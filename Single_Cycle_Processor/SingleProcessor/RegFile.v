==> flow/design.v <==
module RegFile (clk, reset, rd, rs1, rs2, wrt_en, wrt_data, out1, out2);
	parameter ADDR_LEN = 4;
	parameter DATA_LEN = 32;
	input clk, reset;
	input [ADDR_LEN - 1 : 0] rd;
	input [ADDR_LEN - 1 : 0] rs1;
	input [ADDR_LEN - 1 : 0] rs2;
	input wrt_en;
    input [DATA_LEN - 1 : 0] wrt_data;
	output [DATA_LEN - 1 : 0] out1;
	output [DATA_LEN - 1 : 0] out2;
	reg [DATA_LEN - 1 : 0] data [0 : (1 << ADDR_LEN) - 1];
	assign out1 = data[rs1];
	assign out2 = data[rs2];
    integer i;
    always @(posedge clk or posedge reset) begin
        if (reset) begin
            for (i = 0; i < (1 << ADDR_LEN) - 1; i = i + 1) begin
                data[i] <= 0;
            end
        end else if (wrt_en) begin
			data[rd] <= wrt_data;
        end
    end
endmodule
Step by step through the tools: RegFile
What the tools print for RegFile, step after step.
Line numbers count from 1 in the design file above.
Library cell names are shortened.
Not given: -

inputs
  design top = RegFile
  clock = clk
  standard-cell library = sky130hd
  library corner = tt_025C_1v80

Word level
Counts by Yosys on the flattened word-level netlist (proc, flatten, opt, wreduce). Print and check cells are left out. Cells with the same type and inputs are merged into one.

cells by class
  bitwise logic cells = 1
  reduce/logical cells = 19
  eq/ne operators = 45
  muxes and demuxes = 2

operators with widths
  cell                                          number
  case mux 32 bit (select 16 bit)               2
  equality test 4 bit with constant B           24
  equality test 4 x 3 -> 1 bit with constant B  12
  AND reduction 2 bit                           15
  equality test 4 x 2 -> 1 bit with constant B  6
  equality test 4 x 1 -> 1 bit with constant B  3
  logical NOT 4 bit                             3
  AND reduction 3 bit                           1
  NOT 1 bit                                     1

bit counts
  output and inout port bits = 64
  elaborated cells = 83
  register bits = 512
  bits of input ports = 47

Longest topological paths
Depth = most cells in a row (Yosys ltp): at word level without a register or memory, in the mapped netlist without a sequential cell, where the memories' decode and read muxes count.

depth
  word-level depth = 2
  ABC_AREA = 0
  mapped depth = 9
  depth with buffers taken out = 5

After synthesis
Source: synth_stat.txt of the flow (Yosys; design flattened, memories mapped). It holds for the ABC_AREA given above (unset counts as 0); a run with the other value may have another netlist.
Totals and module areas in this step are rounded.

synthesis totals
  flip-flops = 512
  buffers = 234
  sequential part of the area = 13000 µm²
  standard cells after synthesis = 2342
  synthesis area = 27200 µm²

cells by type
  cell       number  area in all (µm²)
  dfrtp_1    480     1.2E+04
  mux2_2     468     5.27E+03
  mux2i_1    115     1.15E+03
  a22oi_1    134     1.01E+03
  edfxtp_1   32      960.922
  a221oi_1   74      648.122
  buf_2      109     545.523
  a21oi_1    106     530.509
  nor2_1     126     472.954
  o22ai_1    64      400.384
  clkbuf_1   93      349.085
  a22o_1     33      289.027
  mux2_1     22      247.738
  a2111oi_2  16      240.23
  nor2b_1    38      237.728
  nand2_1    54      202.694
  o21ai_0    39      195.187
  a32oi_1    20      175.168

Not listed: further types 47, cells in them 319.

Timing after synthesis
OpenSTA on the mapped netlist: ideal clock, no wires. The path of least setup slack (recovery checks aside). Input and output delay are each 20% of the period. Register names are those of the netlist, which keeps one name where synthesis merged equal registers.

timing after synthesis
  kind = input to register
  start point = in wrt_en
  end point = reg data[15][0]
  launch time at the first pin = 812 ps
  buffers on the path = 0
  slack = 405 ps
  arrival = 3194 ps
  stages on the path = 2
  period = 4060 ps
  library setup time = 461 ps
  path delay = 2843 ps
  input delay = 812 ps
  required time = 3599 ps
  synthesis period reached = 3655 ps

"path delay" = arrival - input delay + setup time.
"stages on the path" counts driving pins, that of a launching flip-flop among them; a cell with two outputs on the path counts twice.
"synthesis period reached" = period - worst setup slack (recovery checks aside). The figure is calculated, with input and output delays left at 20% of the set period.
Between the ends stands the longest chain of elaborated cells between them, by number of cells; it is not shown to be the way that was timed. Of several equally long chains one is given.
A line is the first line of the expression or statement that the cell stems from. Yosys adds cells for indexed reads and writes and turns some case tables into memories.

on the way, after synthesis
  cells stage by stage = nand3_1 > nor3_1
  cells in the longest elaborated chain = 1
  elaborated cells on any way between the ends = 1
  RTL lines with such cells = 0
  those cells by class = reduce/logical (1)

ends and longest elaborated chain, after synthesis
  what                 RTL line  text
  start: declaration   8         input wrt_en;
  AND reduction 3 bit  -
  end: assignment      22        data[rd] <= wrt_data;
  end: declaration     12        reg [DATA_LEN - 1 : 0] data [0 : (1 << ADDR_LEN) - 1];

Worst path after layout
From the final timing report of entry A: the path of least setup slack in the routed layout; clock arrival at registers is part of the times.
The path's times are printed in steps of 10 ps; the period is the one set.

timing after layout
  kind = register to output
  start point = reg data[15][15]
  end point = out out2[15]
  required time = 1960 ps
  arrival = 2260 ps
  external output delay = 490 ps
  launch time at the first pin = 630 ps
  period = 2450 ps
  stages on the path = 6
  buffers on the path = 1
  slack = -300 ps

Between the ends stands the longest chain of elaborated cells between them, by number of cells; it is not shown to be the way that was timed. Of several equally long chains one is given.

on the way, after layout
  cells stage by stage = edfxtp_1 > mux2_4 > a222oi_1 > a21oi_1 > o32a_1 > buf_2
  cells in the longest elaborated chain = 1
  elaborated cells on any way between the ends = 1
  RTL lines with such cells = 1
  those cells by class = mux (1)

ends and longest elaborated chain, after layout
  what                             RTL line  text
  start: declaration               12        reg [DATA_LEN - 1 : 0] data [0 : (1 << ADDR_LEN) - 1];
  start: assignment                22        data[rd] <= wrt_data;
  case mux 32 bit (select 16 bit)  14        assign out2 = data[rs2];
  end: declaration                 11        output [DATA_LEN - 1 : 0] out2;

Measured results for RegFile: 2 stored runs of the Yosys and OpenROAD flow on sky130hd. The settings differ; the order carries no meaning. The constraints put input and output delay at 20% of the set period each and load the outputs with 0.01 pF.
"critical path time": the worst setup path's part of the clock period (all of it between registers, 20% less for each end at a port) less its slack. A launch clock that arrives late makes it longer, a capture clock that arrives late makes it shorter.
"power consumption": no workload was simulated; the value follows from the tool's default switching activity.
"critical path time" is given in steps of 10 ps.
The measured numbers are rounded.
Settings: - = not set for that run.
Among the results, - means that no value is shown for the run.

setting or result                      entry A             entry B
period_ns                              2.45                3.55
CORE_UTILIZATION                       51                  55
SETUP_SLACK_MARGIN                     -0.01               -
PLACE_DENSITY_LB_ADDON                 0.05                0.06
CORE_ASPECT_RATIO                      1.26                -
CORE_MARGIN                            3                   2
CELL_PAD_IN_SITES_GLOBAL_PLACEMENT     0                   3
ABC_AREA                               0                   1
GPL_ROUTABILITY_DRIVEN                 0                   -
CTS_CLUSTER_SIZE                       99                  -
MAX_ROUTING_LAYER                      met5                met5
CAP_MARGIN                             20                  20
SLEW_MARGIN                            20                  20
CELL_PAD_IN_SITES_DETAIL_PLACEMENT     -                   1
TNS_END_PERCENT                        -                   75
MIN_ROUTING_LAYER                      -                   met2
critical path time (ps)                2260                -
kind of the worst setup path           register to output  -
power consumption (µW)                 28100               -
standard-cell area after layout (µm²)  38600               -
area of the synthesized netlist (µm²)  27200               -
total negative slack (ps)              -4790               -
die outline area (µm²)                 56200               -
post-layout utilization                0.733               -
worst setup slack after layout (ps)    -301                -

Entry B: unfinished; error FLW-0024 in placement
