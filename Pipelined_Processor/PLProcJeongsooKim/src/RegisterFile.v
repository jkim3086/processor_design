==> flow/design.v <==
module RegisterFile(clk, reset, reg_wr_en, wr_select, reg_select1, reg_select2,
                    reg_data1, reg_data2, wr_data);
   parameter bitwidth = 32;
   input clk, reset, reg_wr_en;
   input[3:0] reg_select1, reg_select2 , wr_select;
   input[bitwidth-1:0] wr_data;
   output[bitwidth - 1:0] reg_data1, reg_data2;
   reg[bitwidth - 1:0] reg_data1, reg_data2;
   wire[bitwidth-1:0] regout[0:15];   
   Register #(bitwidth,0) R0(clk, reset, (wr_select == 4'd0) & reg_wr_en, wr_data, regout[0]);
   Register #(bitwidth,0) R1(clk, reset, (wr_select == 4'd1) & reg_wr_en, wr_data, regout[1]);
   Register #(bitwidth,0) R2(clk, reset, (wr_select == 4'd2) & reg_wr_en, wr_data, regout[2]);
   Register #(bitwidth,0) R3(clk, reset, (wr_select == 4'd3) & reg_wr_en, wr_data, regout[3]);
   Register #(bitwidth,0) R4(clk, reset, (wr_select == 4'd4) & reg_wr_en, wr_data, regout[4]);
   Register #(bitwidth,0) R5(clk, reset, (wr_select == 4'd5) & reg_wr_en, wr_data, regout[5]);
   Register #(bitwidth,0) R6(clk, reset, (wr_select == 4'd6) & reg_wr_en, wr_data, regout[6]);
   Register #(bitwidth,0) R7(clk, reset, (wr_select == 4'd7) & reg_wr_en, wr_data, regout[7]);
   Register #(bitwidth,0) R8(clk, reset, (wr_select == 4'd8) & reg_wr_en, wr_data, regout[8]);
   Register #(bitwidth,0) R9(clk, reset, (wr_select == 4'd9) & reg_wr_en, wr_data, regout[9]);
   Register #(bitwidth,0) R10(clk, reset, (wr_select == 4'd10) & reg_wr_en, wr_data, regout[10]);
   Register #(bitwidth,0) R11(clk, reset, (wr_select == 4'd11) & reg_wr_en, wr_data, regout[11]);
   Register #(bitwidth,0) R12(clk, reset, (wr_select == 4'd12) & reg_wr_en, wr_data, regout[12]);
   Register #(bitwidth,0) R13(clk, reset, (wr_select == 4'd13) & reg_wr_en, wr_data, regout[13]);
   Register #(bitwidth,0) R14(clk, reset, (wr_select == 4'd14) & reg_wr_en, wr_data, regout[14]);
   Register #(bitwidth,0) R15(clk, reset, (wr_select == 4'd15) & reg_wr_en, wr_data, regout[15]);
   always @* begin
      case(reg_select1)
        4'b0000: reg_data1 = regout[0];
        4'b0001: reg_data1 = regout[1];
        4'b0010: reg_data1 = regout[2];
        4'b0011: reg_data1 = regout[3];
        4'b0100: reg_data1 = regout[4];
        4'b0101: reg_data1 = regout[5];
        4'b0110: reg_data1 = regout[6];
        4'b0111: reg_data1 = regout[7];
        4'b1000: reg_data1 = regout[8];
        4'b1001: reg_data1 = regout[9];
        4'b1010: reg_data1 = regout[10];
        4'b1011: reg_data1 = regout[11];
        4'b1100: reg_data1 = regout[12];
        4'b1101: reg_data1 = regout[13];
        4'b1110: reg_data1 = regout[14];
        4'b1111: reg_data1 = regout[15];
      endcase  
   end  
   always @* begin
      case(reg_select2)
        4'b0000: reg_data2 = regout[0];
        4'b0001: reg_data2 = regout[1];
        4'b0010: reg_data2 = regout[2];
        4'b0011: reg_data2 = regout[3];
        4'b0100: reg_data2 = regout[4];
        4'b0101: reg_data2 = regout[5];
        4'b0110: reg_data2 = regout[6];
        4'b0111: reg_data2 = regout[7];
        4'b1000: reg_data2 = regout[8];
        4'b1001: reg_data2 = regout[9];
        4'b1010: reg_data2 = regout[10];
        4'b1011: reg_data2 = regout[11];
        4'b1100: reg_data2 = regout[12];
        4'b1101: reg_data2 = regout[13];
        4'b1110: reg_data2 = regout[14];
        4'b1111: reg_data2 = regout[15];
      endcase  
   end  
endmodule  
module Register(clk, reset, wrtEn, dataIn, dataOut);
	parameter BIT_WIDTH = 32;
	parameter RESET_VALUE = 0;
	input clk, reset, wrtEn;
	input[BIT_WIDTH - 1: 0] dataIn;
	output[BIT_WIDTH - 1: 0] dataOut;
	reg[BIT_WIDTH - 1: 0] dataOut;
	always @(posedge clk or posedge reset) begin
		if (reset == 1'b1)
			dataOut <= RESET_VALUE;
		else if (wrtEn == 1'b1)
			dataOut <= dataIn;
	end
endmodule
* Reports on RegisterFile
Tool output for the design above, in the order of the flow.
Lines are those of the file above, counted from 1.
Cell names lack the library's common part.
Not given: --
- Top module :: RegisterFile
- Clock port :: clk
- Cell library :: sky130hd
- Library corner :: tt_025C_1v80

* Word level
Yosys after proc, flatten, opt, wreduce and memory -nomap, before mapping. Enables and synchronous resets that opt folds into registers are not counted as muxes. Print and check cells are not counted. Equal cells are merged and count once.
- Output and inout bits :: 64
- Bits in registers :: 512
- Input bits :: 47
- Cells after elaboration :: 82
- Bitwise gates (word level) :: 16
- Equality and inequality tests :: 45
- Mux-type cells :: 2
- Reductions and logical operators :: 3
** Operators with widths (number)
- 32-bit parallel mux with 16-bit select :: 2
- 4-bit equality test with constant B :: 24
- 4-bit by 3-bit equality test with 1-bit output with constant B :: 12
- 4-bit by 2-bit equality test with 1-bit output with constant B :: 6
- 1-bit bitwise AND :: 16
- 4-bit by 1-bit equality test with 1-bit output with constant B :: 3
- 4-bit logical NOT :: 3

* Longest topological paths
Longest topological path by Yosys (ltp), each cell counted once; first at word level (registers and memories cut), then after technology mapping (sequential cells cut; the memories' decode and read muxes count).
- Depth after elaboration :: 2
- ABC_AREA :: 0
- Gate-level depth with buffers :: 9
- Depth with buffers taken out :: 5

* Mapped cells and area
Source: synth_stat.txt of the flow (Yosys; design flattened, memories mapped). It holds for the ABC_AREA given above (unset counts as 0); a run with the other value may have another netlist.
- Flip-flop cells :: 512
- Standard cells after synthesis :: 2375
- Sequential part of the area :: 0.0128123 mm2
- Cell area after synthesis :: 0.0272812 mm2
- Buffer cells :: 258
** Cells by type
- dfrtp_1 :: number 512, total area 1.28E+04 um2
- mux2_2 :: number 480, total area 5.41E+03 um2
- a22oi_1 :: number 164, total area 1.23E+03 um2
- a221oi_1 :: number 91, total area 797.014 um2
- a22o_1 :: number 66, total area 578.054 um2
- nor2_1 :: number 149, total area 559.286 um2
- mux2i_1 :: number 55, total area 550.528 um2
- buf_2 :: number 101, total area 505.485 um2
- clkbuf_1 :: number 133, total area 499.229 um2
- mux2_1 :: number 44, total area 495.475 um2
- a21oi_1 :: number 98, total area 490.47 um2
- o22a_1 :: number 41, total area 359.094 um2
- a222oi_1 :: number 22, total area 220.211 um2
- o22ai_1 :: number 35, total area 218.96 um2
- o221ai_1 :: number 24, total area 210.202 um2
- nand2_1 :: number 53, total area 198.941 um2
- a2bb2oi_1 :: number 20, total area 175.168 um2
- o21ai_0 :: number 35, total area 175.168 um2
Not listed: further types 46, cells in them 252.
By module: a second synthesis without flattening, with its own total; a netlist apart from the flattened one above.
- Cells (unflattened synthesis) :: 2301
- Area (unflattened synthesis) :: 0.0295909 mm2
Rows give one instance, submodules left out.
** Modules
- Register :: cells 69, instances 16, area 0.0013488 mm2, seq. area 0.0008008 mm2
- RegisterFile :: cells 1197, instances 1, area 0.0080102 mm2, seq. area 0 mm2

* Timing after synthesis
Source: OpenSTA report_checks on the synthesized netlist (no wires, ideal clock, input and output delay 20% of the period each), path of least setup slack; recovery checks are left aside. Register names are those of the netlist, which keeps one name where synthesis merged equal registers.
- Kind :: input to output
- Start :: in reg_select1[2]
- End :: out reg_data1[13]
- Time at the first pin :: 0.894 ns
- Slack :: 1.303 ns
- Data required time :: 3.576 ns
- Period :: 4.47 ns
- Delay of the path :: 1.379 ns
- Arrival time :: 2.273 ns
- External output delay :: 0.894 ns
- Path buffers :: 2
- Driving pins on the path :: 7
- Input delay :: 0.894 ns
- Period reached after synthesis :: 3.167 ns
"delay of the path" = arrival - input delay + setup time.
At an output port there is no setup time.
"driving pins on the path" counts driving pins, that of a launching flip-flop among them; a cell with two outputs on the path counts twice.
"period reached after synthesis" is the clock period less the worst setup slack; recovery checks do not enter. This is arithmetic on one report: input and output delays are still those of the set period (20% each).
Between the ends stands the longest chain of elaborated cells between them, by number of cells; it is not shown to be the way that was timed. Of several equally long chains one is given.
Each line given opens the expression or statement behind the cell; cells for indexed reads and writes are added by Yosys, which also makes memories of some case tables.
- Cells stage by stage :: buf_2 -> and3_4 -> buf_6 -> a22o_1 -> a222oi_1 -> o21ai_1 -> o32a_1
- Length of the longest elaborated chain :: 2
- Elaborated cells on any way between the ends :: 17
- RTL lines with such cells :: 1
- Classes of those cells :: eq/ne: 15; mux: 1; reduce/logical: 1
** Ends and longest elaborated chain, post-synthesis
- from (decl) :: RTL line 5 : input[3:0] reg_select1, reg_select2 , wr_select;
- 4-bit equality test :: RTL line 27 : case(reg_select1)
- 32-bit parallel mux with 16-bit select :: RTL line 27
- to (decl) :: RTL line 7 : output[bitwidth - 1:0] reg_data1, reg_data2;

* Timing after layout
From the final timing report of entry A: the path of least setup slack in the routed layout; clock arrival at registers is part of the times.
- Kind :: register to output
- Start :: reg R15.dataOut[13]
- End :: out reg_data1[13]
- External output delay :: 0.43 ns
- Period :: 2.15 ns
- Data required time :: 1.72 ns
- Slack :: -0.62 ns
- Arrival time :: 2.34 ns
- Driving pins on the path :: 6
- Time at the first pin :: 0.62 ns
- Path buffers :: 1
Between the ends stands the longest chain of elaborated cells between them, by number of cells; it is not shown to be the way that was timed. Of several equally long chains one is given.
- Cells stage by stage :: dfrtp_1 -> a22o_1 -> a222oi_1 -> o21ai_1 -> o32a_1 -> buf_6
- Length of the longest elaborated chain :: 1
- Elaborated cells on any way between the ends :: 1
- RTL lines with such cells :: 1
- Classes of those cells :: mux: 1
** Ends and longest elaborated chain, post-layout
- from (decl) :: RTL line 72 : output[BIT_WIDTH - 1: 0] dataOut;
- from (assign) :: RTL line 76 : dataOut <= RESET_VALUE;
- from (assign) :: RTL line 78 : dataOut <= dataIn;
- 32-bit parallel mux with 16-bit select :: RTL line 27 : case(reg_select1)
- to (decl) :: RTL line 7 : output[bitwidth - 1:0] reg_data1, reg_data2;

Add stored flow runs of RegisterFile

Measured results for RegisterFile: 2 stored runs of the Yosys and OpenROAD flow on sky130hd. The settings differ; the order carries no meaning. The constraints put input and output delay at 20% of the set period each and load the outputs with 0.01 pF.
"period reached" is the run's clock period less its worst setup slack. It is reckoned from that one timing run; input and output delays stay at 20% of the period that was set.
By "critical setup path time" is meant the share of the clock period that the worst setup path is allowed (20% is reserved at inputs, 20% at outputs), minus its slack. Clock arrival times at its registers enter into it.
"overall power" is the tool's figure for a default switching activity; nothing was simulated.

** Entry A
- Settings :: period_ns=2.15; CORE_UTILIZATION=19; PLACE_DENSITY_LB_ADDON=0.18; GPL_TIMING_DRIVEN=1; CTS_CLUSTER_SIZE=38; CTS_CLUSTER_DIAMETER=128; MAX_ROUTING_LAYER=met4; CAP_MARGIN=20; CORE_MARGIN=2; SLEW_MARGIN=20
- Yosys chip area after synthesis :: 0.0272812 mm2
- Area of the die :: 0.146632 mm2
- Standard-cell area after routing :: 0.039369 mm2
- Final design utilization :: 27.5 %
- Worst setup slack after layout :: -0.623 ns
- Total negative slack on setup checks :: -26.165 ns
- Overall power :: 29591 µW
- Period reached :: 2.773 ns
- Critical setup path time :: 2.34 ns
- Kind of the worst setup path :: register to output

** Entry B
- Settings :: period_ns=2.06; CORE_UTILIZATION=41; SETUP_SLACK_MARGIN=0.59; PLACE_DENSITY=0.37; CORE_ASPECT_RATIO=0.74; CELL_PAD_IN_SITES_GLOBAL_PLACEMENT=3; CELL_PAD_IN_SITES_DETAIL_PLACEMENT=0; TNS_END_PERCENT=90; ABC_AREA=0; GPL_ROUTABILITY_DRIVEN=1; MAX_ROUTING_LAYER=met5; CAP_MARGIN=20; CORE_MARGIN=2; SLEW_MARGIN=20
- Yosys chip area after synthesis :: 0.0272812 mm2
- Area of the die :: 0.0686431 mm2
- Standard-cell area after routing :: 0.0385495 mm2
- Final design utilization :: 58.4 %
- Worst setup slack after layout :: -0.592 ns
- Total negative slack on setup checks :: -26.115 ns
- Overall power :: 35315 µW
- Period reached :: 2.652 ns
- Critical setup path time :: 2.24 ns
- Kind of the worst setup path :: register to output
